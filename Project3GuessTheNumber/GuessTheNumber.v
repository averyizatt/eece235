==> flow/design.v <==
module GuessTheNumber(
    input  wire        MAX10_CLK1_50,
    input  wire [1:0]  KEY,           
    input  wire [9:0]  SW,
    output reg  [7:0]  HEX0,          
    output reg  [7:0]  HEX1,
    output reg  [7:0]  HEX2,
    output reg  [7:0]  HEX3,
    output reg  [7:0]  HEX4,
    output reg  [7:0]  HEX5,          
    output reg  [9:0]  LEDR
);
    wire clk  = MAX10_CLK1_50;
    wire key0 = ~KEY[0];    
    wire key1 = ~KEY[1];    
    reg  key0Prev, key1Prev;
    wire submitPulse = key0 & ~key0Prev;   
    wire incEdge     = key1 & ~key1Prev;
    wire quickReset = SW[2];
    wire selOnes  =  SW[0] & ~SW[1];
    wire selTens  = ~SW[0] &  SW[1];
    wire selValid = selOnes ^ selTens;
    reg  [3:0] ones;
    reg  [3:0] tens;
    wire [6:0] guessVal = tens * 7'd10 + ones;
    parameter integer nTries = 7;
    reg [3:0] triesLeft;
    reg [6:0] target;
    reg [3:0] wins;
    reg [3:0] losses;
    reg [7:0] rng;
    always @(posedge clk) rng <= rng + 8'd1;
    reg isHigh, isLow, isOk;
    reg [23:0] fbCount;
    localparam [1:0] hintNone = 2'b00, hintHi = 2'b01, hintLo = 2'b10, hintOk = 2'b11;
    reg [1:0] lastHint;
    reg [23:0] repCount;
    reg        repArmed;
    reg [23:0] ledDiv;
    reg [9:0]  ledPat;
    localparam [2:0] stInput = 3'd0,
                     stError = 3'd1,
                     stEval  = 3'd2,
                     stFb    = 3'd3,
                     stWin   = 3'd4,
                     stLose  = 3'd5,
                     stStats = 3'd6;
    reg [2:0] state;
    reg needTarget;
    reg needTries;
    function [6:0] digit7;
        input [3:0] v;
        begin
            case (v)
                4'd0: digit7 = 7'b1000000;
                4'd1: digit7 = 7'b1111001;
                4'd2: digit7 = 7'b0100100;
                4'd3: digit7 = 7'b0110000;
                4'd4: digit7 = 7'b0011001;
                4'd5: digit7 = 7'b0010010;
                4'd6: digit7 = 7'b0000010;
                4'd7: digit7 = 7'b1111000;
                4'd8: digit7 = 7'b0000000;
                4'd9: digit7 = 7'b0010000;
                default: digit7 = 7'b1111111;
            endcase
        end
    endfunction
    wire [6:0] patH     = 7'b0001001;
    wire [6:0] patI     = 7'b1111001;
    wire [6:0] patL     = 7'b1000111;
    wire [6:0] patO     = 7'b1000000;     
    wire [6:0] patK     = 7'b0001000;     
    wire [6:0] patE     = 7'b0000110;
    wire [6:0] patr     = 7'b0101111;
    wire [6:0] patBlank = 7'b1111111;
    wire [6:0] patU     = 7'b1000001;     
    wire [6:0] patY     = 7'b0010001;     
    wire [6:0] patA     = 7'b0001000;     
    initial begin
        key0Prev   = 1'b0;
        key1Prev   = 1'b0;
        ones       = 4'd0;
        tens       = 4'd0;
        triesLeft  = nTries[3:0];
        target     = 7'd42;
        wins       = 4'd0;
        losses     = 4'd0;
        fbCount    = 24'd0;
        repCount   = 24'd0;
        repArmed   = 1'b0;
        state      = stInput;
        needTarget = 1'b1;
        needTries  = 1'b1;
        LEDR       = 10'b0;
        ledDiv     = 24'd0;
        ledPat     = 10'b0000000001;
        rng        = 8'h5A;
        lastHint   = hintNone;
    end
    task doIncrement;
        begin
            if (selOnes)      ones <= (ones == 4'd9) ? 4'd0 : ones + 4'd1;
            else if (selTens) tens <= (tens == 4'd9) ? 4'd0 : tens + 4'd1;
        end
    endtask
    task resetRoundKeepRecord;
        begin
            ones       <= 4'd0;
            tens       <= 4'd0;
            needTarget <= 1'b1;
            needTries  <= 1'b1;
            lastHint   <= hintNone;
            state      <= stInput;
        end
    endtask
    wire [3:0] targetTens = target / 10;
    wire [3:0] targetOnes = target % 10;
    always @(posedge clk) begin
        key0Prev <= key0;
        key1Prev <= key1;
        if (quickReset) begin
            resetRoundKeepRecord();
        end else begin
            if (state == stInput && needTries) begin
                triesLeft <= nTries[3:0];
                needTries <= 1'b0;
            end
            if (state == stInput) begin
                if (key1) begin
                    if (incEdge) begin
                        doIncrement();
                        repArmed <= 1'b1;
                        repCount <= 24'd10_000_000;
                    end else if (repArmed) begin
                        if (repCount == 0) begin
                            doIncrement();
                            repCount <= 24'd4_000_000;
                        end else begin
                            repCount <= repCount - 1;
                        end
                    end
                end else begin
                    repArmed <= 1'b0;
                    repCount <= 24'd0;
                end
            end else begin
                repArmed <= 1'b0;
                repCount <= 24'd0;
            end
            if (state == stWin) begin
                ledDiv <= ledDiv + 24'd1;
                if (ledDiv == 24'd3_000_000) begin
                    ledDiv <= 24'd0;
                    ledPat <= {ledPat[8:0], ledPat[9]};
                end
                LEDR <= ledPat;
            end else begin
                LEDR  <= 10'b0000000000;
                ledDiv <= 24'd0;
            end
            case (state)
                stInput: begin
                    if (submitPulse) begin
                        if (!selValid) begin
                            state <= stError;
                        end else begin
                            if (needTarget) begin
                                if (rng[6:0] > 7'd99) target <= rng[6:0] - 7'd100;
                                else                   target <= rng[6:0];
                                needTarget <= 1'b0;
                                lastHint   <= hintNone;  
                            end
                            state <= stEval;
                        end
                    end
                end
                stError: 
					 begin
                    if (selValid) state <= stInput;
                end
                stEval: 
					 begin
                    isOk   <= (guessVal == target);
                    isHigh <= (guessVal >  target);
                    isLow  <= (guessVal <  target);
                    if (guessVal == target)       lastHint <= hintOk;
                    else if (guessVal > target)   lastHint <= hintHi;
                    else                          lastHint <= hintLo;
                    if (guessVal != target && triesLeft != 0)
                        triesLeft <= triesLeft - 4'd1;
                    fbCount <= 24'd0;
                    state   <= stFb;
                end
                stFb:
					begin
                    fbCount <= fbCount + 24'd1;
                    if (fbCount == 24'd6_000_000) begin
                        if (isOk) begin
                            if (wins != 4'd9) wins <= wins + 4'd1;
                            state <= stWin;      
                        end else if (triesLeft == 0) begin
                            if (losses != 4'd9) losses <= losses + 4'd1;
                            state <= stLose;     
                        end else begin
                            state <= stInput;    
                        end
                    end
                end
                stWin:
					begin
                    if (submitPulse) state <= stStats;    
                end
                stLose:
					begin
                    if (submitPulse) state <= stStats;
                end
                stStats: begin
                    if (submitPulse) resetRoundKeepRecord();   
                end
                default: state <= stInput;
            endcase
        end
    end
    always @(*) begin
        HEX0 = {1'b1, digit7(ones)};
        HEX1 = {1'b1, digit7(tens)};
        HEX2 = {1'b1, patBlank};
        HEX3 = {1'b1, patBlank};
        HEX4 = {1'b1, digit7(triesLeft)};
        HEX5 = {1'b1, patBlank};
        if (state == stError) begin
            HEX3 = {1'b1, patE};
            HEX2 = {1'b1, patr};
        end
        else if (state == stInput || state == stEval || state == stFb || state == stLose) begin
            case (lastHint)
                hintOk: begin HEX3 = {1'b1, patO}; HEX2 = {1'b1, patK}; end
                hintHi: begin HEX3 = {1'b1, patH}; HEX2 = {1'b1, patI}; end
                hintLo: begin HEX3 = {1'b1, patL}; HEX2 = {1'b1, patO}; end
                default: begin HEX3 = {1'b1, patBlank}; HEX2 = {1'b1, patBlank}; end
            endcase
        end
			if (state == stWin) begin
				 HEX5 = {1'b1, patY};                 
				 HEX4 = {1'b1, patA};                 
				 HEX3 = {1'b1, patY};                 
				 HEX2 = {1'b1, patBlank};             
				 HEX1 = {1'b1, digit7(targetTens)};   
				 HEX0 = {1'b1, digit7(targetOnes)};   
			end
        if (state == stStats) begin
            HEX5 = {1'b1, patU};
            HEX4 = {1'b1, patU};
            HEX3 = {1'b1, digit7(wins)};
            HEX2 = {1'b1, patL};
            HEX1 = {1'b1, digit7(losses)};
            HEX0 = {1'b1, patBlank};
        end
    end
endmodule
======== Tool chain data of GuessTheNumber ========
Tool output for the design above, in the order of the flow.
Line numbers count from 1 in the design file above.
Library cell names are shortened.
A cell with -- has no value.
design
  top module .............................. GuessTheNumber
  clock port .............................. MAX10_CLK1_50
  standard-cell library ................... sky130hd
  library corner .......................... tt_025C_1v80

======== Word level ========
Counts by Yosys on the flattened word-level netlist (proc, flatten, opt, wreduce; memories kept). Register bits leave out memories and registers merged into their read ports (data or address). Print and check cells are left out. Cells with the same type and inputs are merged into one.
Yosys's memory passes give these memory sizes; they may raise the number of words (mostly to a power of two), join words into wider ones and drop unused or constant bits.
word-level totals
  bits in registers ....................... 138
  bits in read-only memories .............. 784
  memory cells ............................ 7
  output and inout bits ................... 58
  cells after elaboration ................. 181
operators by class
  $add $sub $neg .......................... 11
  multipliers ............................. 1
  div/mod/pow operators ................... 2
  order comparisons ....................... 2
  equal/unequal tests ..................... 26
  muxes and demuxes ....................... 69
  bitwise logic cells ..................... 15
  reductions and logical operators ........ 27
memories
  name             depth  bits a word  rd ports  wr ports  line  text
  (no name shown)  16     7            1         0         54    case (v)
  (no name shown)  16     7            1         0         54
  (no name shown)  16     7            1         0         54
  (no name shown)  16     7            1         0         54
  (no name shown)  16     7            1         0         54
  (no name shown)  16     7            1         0         54
Memories not listed: 1.
operators with widths
  cell                                                    count
  divider 7 x 4 -> 32 bit (second input constant)         1
  remainder unit 7 x 4 -> 32 bit (second input constant)  1
  two-way mux 4 bit                                       22
  two-way mux 24 bit                                      3
  two-way mux 8 bit                                       8
  two-way mux 7 bit                                       9
  adder 24 x 1 -> 24 bit (second input constant)          2
  case mux 24 bit (select 2 bit)                          1
  case mux 7 bit (select 3 bit)                           2
  subtractor 24 x 1 -> 24 bit (second input constant)     1
  equality test 24 x 22 -> 1 bit (second input constant)  1
  equality test 24 x 23 -> 1 bit (second input constant)  1
  logical NOT 24 bit                                      1
  two-way mux 3 bit                                       7
  AND reduction 5 bit                                     4
  multiplier 4 x 3 -> 6 bit (second input constant)       1
  case mux 3 bit (select 6 bit)                           1
  adder 4 x 1 -> 4 bit (second input constant)            4
  two-way mux 2 bit                                       7
  != test 2 bit (second input constant)                   6
  != test 4 bit (second input constant)                   3
  NOT 1 bit                                               10
  equality test 3 bit (second input constant)             3
  AND reduction 2 bit                                     4
  equality test 4 bit (second input constant)             2
  adder 8 x 1 -> 8 bit (second input constant)            1
  adder 7 x 4 -> 7 bit                                    1
  subtractor 7 bit (second input constant)                1
Other operator kinds: 28; their cells: 45.

======== Longest topological paths ========
Yosys ltp: most cells in a row. Word level: on the elaborated netlist, between registers, memories and ports. Mapped: between sequential cells and ports; inverters and the memories' decode and read muxes count.
depth
  depth after elaboration ................. 11
  ABC_AREA ................................ 0
  mapped depth ............................ 16
  mapped depth without buffers ............ 15

======== Synthesis result ========
Source: synth_stat.txt of the flow (Yosys; design flattened, memories mapped). It holds for the ABC_AREA given above (unset counts as 0); a run with the other value may have another netlist.
synthesis totals
  mapped cells ............................ 1011
  mapped area ............................. 9196.3 µm²
  mapped flip-flops ....................... 137
  buffers ................................. 48
cell types
  cell type  count  area in all (µm²)
  edfxtp_1   113    3.39E+03
  ha_1       62     775.744
  nor2_1     136    510.49
  dfxtp_1    24     480.461
  nand2_1    99     371.606
  a21oi_1    71     355.341
  xnor2_1    40     350.336
  xor2_1     38     332.819
  o21ai_0    57     285.274
  inv_1      47     176.419
  nand2b_1   27     168.912
  nand3_1    31     155.149
  clkbuf_1   32     120.115
  and2_1     16     100.096
  nand4_1    16     100.096
  nor3_1     18     90.086
  buf_4      11     82.579
  nor4_1     13     81.328
Other cell types: 52; their cells: 160.

======== Timing after synthesis ========
Source: OpenSTA report_checks on the synthesized netlist (no wires, ideal clock, input and output delay 20% of the period each), path of least setup slack; recovery checks are left aside. Register names are those of the netlist, which keeps one name where synthesis merged equal registers.
path post-synthesis
  path kind ............................... flip-flop to output port
  start ................................... register (name not given)
  end ..................................... output port HEX0[4]
  period .................................. 4.18 ns
  external output delay ................... 0.836 ns
  launch time at the first pin ............ 0.000 ns
  arrival ................................. 3.478 ns
  data required time ...................... 3.344 ns
  setup slack ............................. -0.134 ns
  delay of the path ....................... 3.478 ns
  stages .................................. 16
  buffers on the path ..................... 0
  synthesis period reached ................ 4.314 ns
"delay of the path" is the arrival time less input delay plus setup time.
At an output port there is no setup time.
"stages": output pins that drive a net of the path, with the launching flip-flop's if there is one; two outputs of one cell count as two.
"synthesis period reached" is the clock period less the worst setup slack; recovery checks do not enter. This is arithmetic on one report: input and output delays are still those of the set period (20% each).
Between the ends stands the longest chain of elaborated cells between them, by number of cells; it is not shown to be the way that was timed. Of several equally long chains one is given.
Each line given opens the expression or statement behind the cell; cells for indexed reads and writes are added by Yosys, which also makes memories of some case tables.
A memory read counts as a cell of the chain, while the word-level depth stops at memories.
between the ends, post-synthesis
  cell sequence ........................... edfxtp_1 > nor2_1 > inv_1 > ha_1 > nand2b_1 > o21ai_2 > a21oi_1 > or2_1 > a222oi_1 > nand2_1 > xnor2_2 > inv_2 > ha_1 > mux2i_1 > nor2_1 > o311ai_1
  cells in the longest elaborated chain ... 4
  elaborated cells on any way between the ends .. 4
  source lines of those cells ............. 4
  those cells by class .................... div (1); mux (2); memory (1)
RTL lines, path post-synthesis
  what                            line  text
  start, declared                 28
  start, assigned                 169
  start, assigned                 170
  remainder unit 7 x 4 -> 32 bit  118
  memory (16 x 7 bit)             54    case (v)
  two-way mux 7 bit               244   if (state == stWin) begin
  two-way mux 8 bit               252   if (state == stStats) begin
  end, declared                   5     output reg  [7:0]  HEX0,

======== Worst path after layout ========
Path of least setup slack in the final report of flow run A (OpenROAD, finished layout, wires in). Where an end is a register, its clock arrival counts in the times.
path after layout
  path kind ............................... flip-flop to output port
  start ................................... register (name not given)
  end ..................................... output port HEX0[4]
  period .................................. 7.23 ns
  external output delay ................... 1.45 ns
  launch time at the first pin ............ 0.43 ns
  arrival ................................. 5.05 ns
  data required time ...................... 5.78 ns
  setup slack ............................. 0.74 ns
  stages .................................. 17
  buffers on the path ..................... 1
Between the ends stands the longest chain of elaborated cells between them, by number of cells; it is not shown to be the way that was timed. Of several equally long chains one is given.
A memory read counts as a cell of the chain, while the word-level depth stops at memories.
between the ends, after layout
  cell sequence ........................... edfxtp_1 > nor2_1 > inv_1 > ha_1 > nand2b_1 > o21ai_2 > a21oi_1 > or2_1 > a222oi_1 > nand2_1 > xnor2_2 > inv_2 > ha_1 > mux2i_1 > nor2_1 > o311ai_1 > clkdlybuf4s50_1
  cells in the longest elaborated chain ... 4
  elaborated cells on any way between the ends .. 4
  source lines of those cells ............. 4
  those cells by class .................... div (1); mux (2); memory (1)
RTL lines, path after layout
  what                            line  text
  start, declared                 28
  start, assigned                 169
  start, assigned                 170
  remainder unit 7 x 4 -> 32 bit  118
  memory (16 x 7 bit)             54    case (v)
  two-way mux 7 bit               244   if (state == stWin) begin
  two-way mux 8 bit               252   if (state == stStats) begin
  end, declared                   5     output reg  [7:0]  HEX0,

Appendix: measured runs

2 stored runs of GuessTheNumber in the flow (synthesis by Yosys, layout by OpenROAD, sky130hd cells), in arbitrary order. Constraints: input delay and output delay 20% of the set period each, output load 0.01 pF.
"achieved clock period (ns)": clock period set for the run, less the worst setup slack. It is reckoned from that one timing run; input and output delays stay at 20% of the period that was set.
"worst setup path time (ns)" means the part of the period allowed to the worst setup path (the constraints hold back 20% at inputs and 20% at outputs) less its slack; where the path has registers, the arrival times of their clocks count too.

Flow files of flow run A
==> flow/run.sh <==
#!/bin/bash
# the make line also repeats the synthesis and layout settings of config.mk as NAME=value (left out here)
make -C /OpenROAD-flow-scripts/flow DESIGN_CONFIG=/design/flow/config.mk WORK_HOME=/design/flow/orfs CLKGATE_MAP_FILE= finish
==> flow/config.mk <==
export PLATFORM = sky130hd
export DESIGN_NAME = GuessTheNumber
export DESIGN_NICKNAME = GuessTheNumber
export VERILOG_FILES = /design/flow/design.v
export SDC_FILE = /design/flow/constraint.sdc
export NUM_CORES = 4
export LEC_CHECK = 0
export CAP_MARGIN = 20
export CELL_PAD_IN_SITES_GLOBAL_PLACEMENT = 3
export CORE_MARGIN = 2
export CORE_UTILIZATION = 24
export CTS_CLUSTER_DIAMETER = 186
export PLACE_DENSITY_LB_ADDON = 0.15
export SETUP_SLACK_MARGIN = -0.56
export SLEW_MARGIN = 20
export TNS_END_PERCENT = 15
==> flow/constraint.sdc <==
create_clock -name core_clock -period 7.23 [get_ports {MAX10_CLK1_50}]
set_input_delay 1.4460 -clock core_clock [delete_from_list [all_inputs] [get_ports {MAX10_CLK1_50}]]
set_output_delay 1.4460 -clock core_clock [all_outputs]
set_load 0.01 [all_outputs]

report of flow run A
yosys chip area after synthesis (um^2): 9196.3
finish__design__die__area: 39900.1
finish__design__instance__area__stdcell: 10846.7
finish__timing__setup__ws: 0.735
finish__timing__setup__tns: 0.000
finish__timing__hold__ws: 0.416
achieved clock period (ns): 6.495
worst setup path time (ns): 5.05
worst setup path kind: flip-flop to output port

Flow files of flow run B
==> flow/run.sh <==
#!/bin/bash
# the make line also repeats the synthesis and layout settings of config.mk as NAME=value (left out here)
make -C /OpenROAD-flow-scripts/flow DESIGN_CONFIG=/design/flow/config.mk WORK_HOME=/design/flow/orfs CLKGATE_MAP_FILE= finish
==> flow/config.mk <==
export PLATFORM = sky130hd
export DESIGN_NAME = GuessTheNumber
export DESIGN_NICKNAME = GuessTheNumber
export VERILOG_FILES = /design/flow/design.v
export SDC_FILE = /design/flow/constraint.sdc
export NUM_CORES = 4
export LEC_CHECK = 0
export CAP_MARGIN = 20
export CORE_MARGIN = 2
export CORE_UTILIZATION = 40
export SLEW_MARGIN = 20
==> flow/constraint.sdc <==
create_clock -name core_clock -period 4.67 [get_ports {MAX10_CLK1_50}]
set_input_delay 0.9340 -clock core_clock [delete_from_list [all_inputs] [get_ports {MAX10_CLK1_50}]]
set_output_delay 0.9340 -clock core_clock [all_outputs]
set_load 0.01 [all_outputs]

report of flow run B
yosys chip area after synthesis (um^2): 9196.3
finish__design__die__area: 24219.1
finish__design__instance__area__stdcell: 10974.3
finish__timing__setup__ws: 0.099
finish__timing__setup__tns: 0.000
finish__timing__hold__ws: 0.417
achieved clock period (ns): 4.571
worst setup path time (ns): 3.64
worst setup path kind: flip-flop to output port
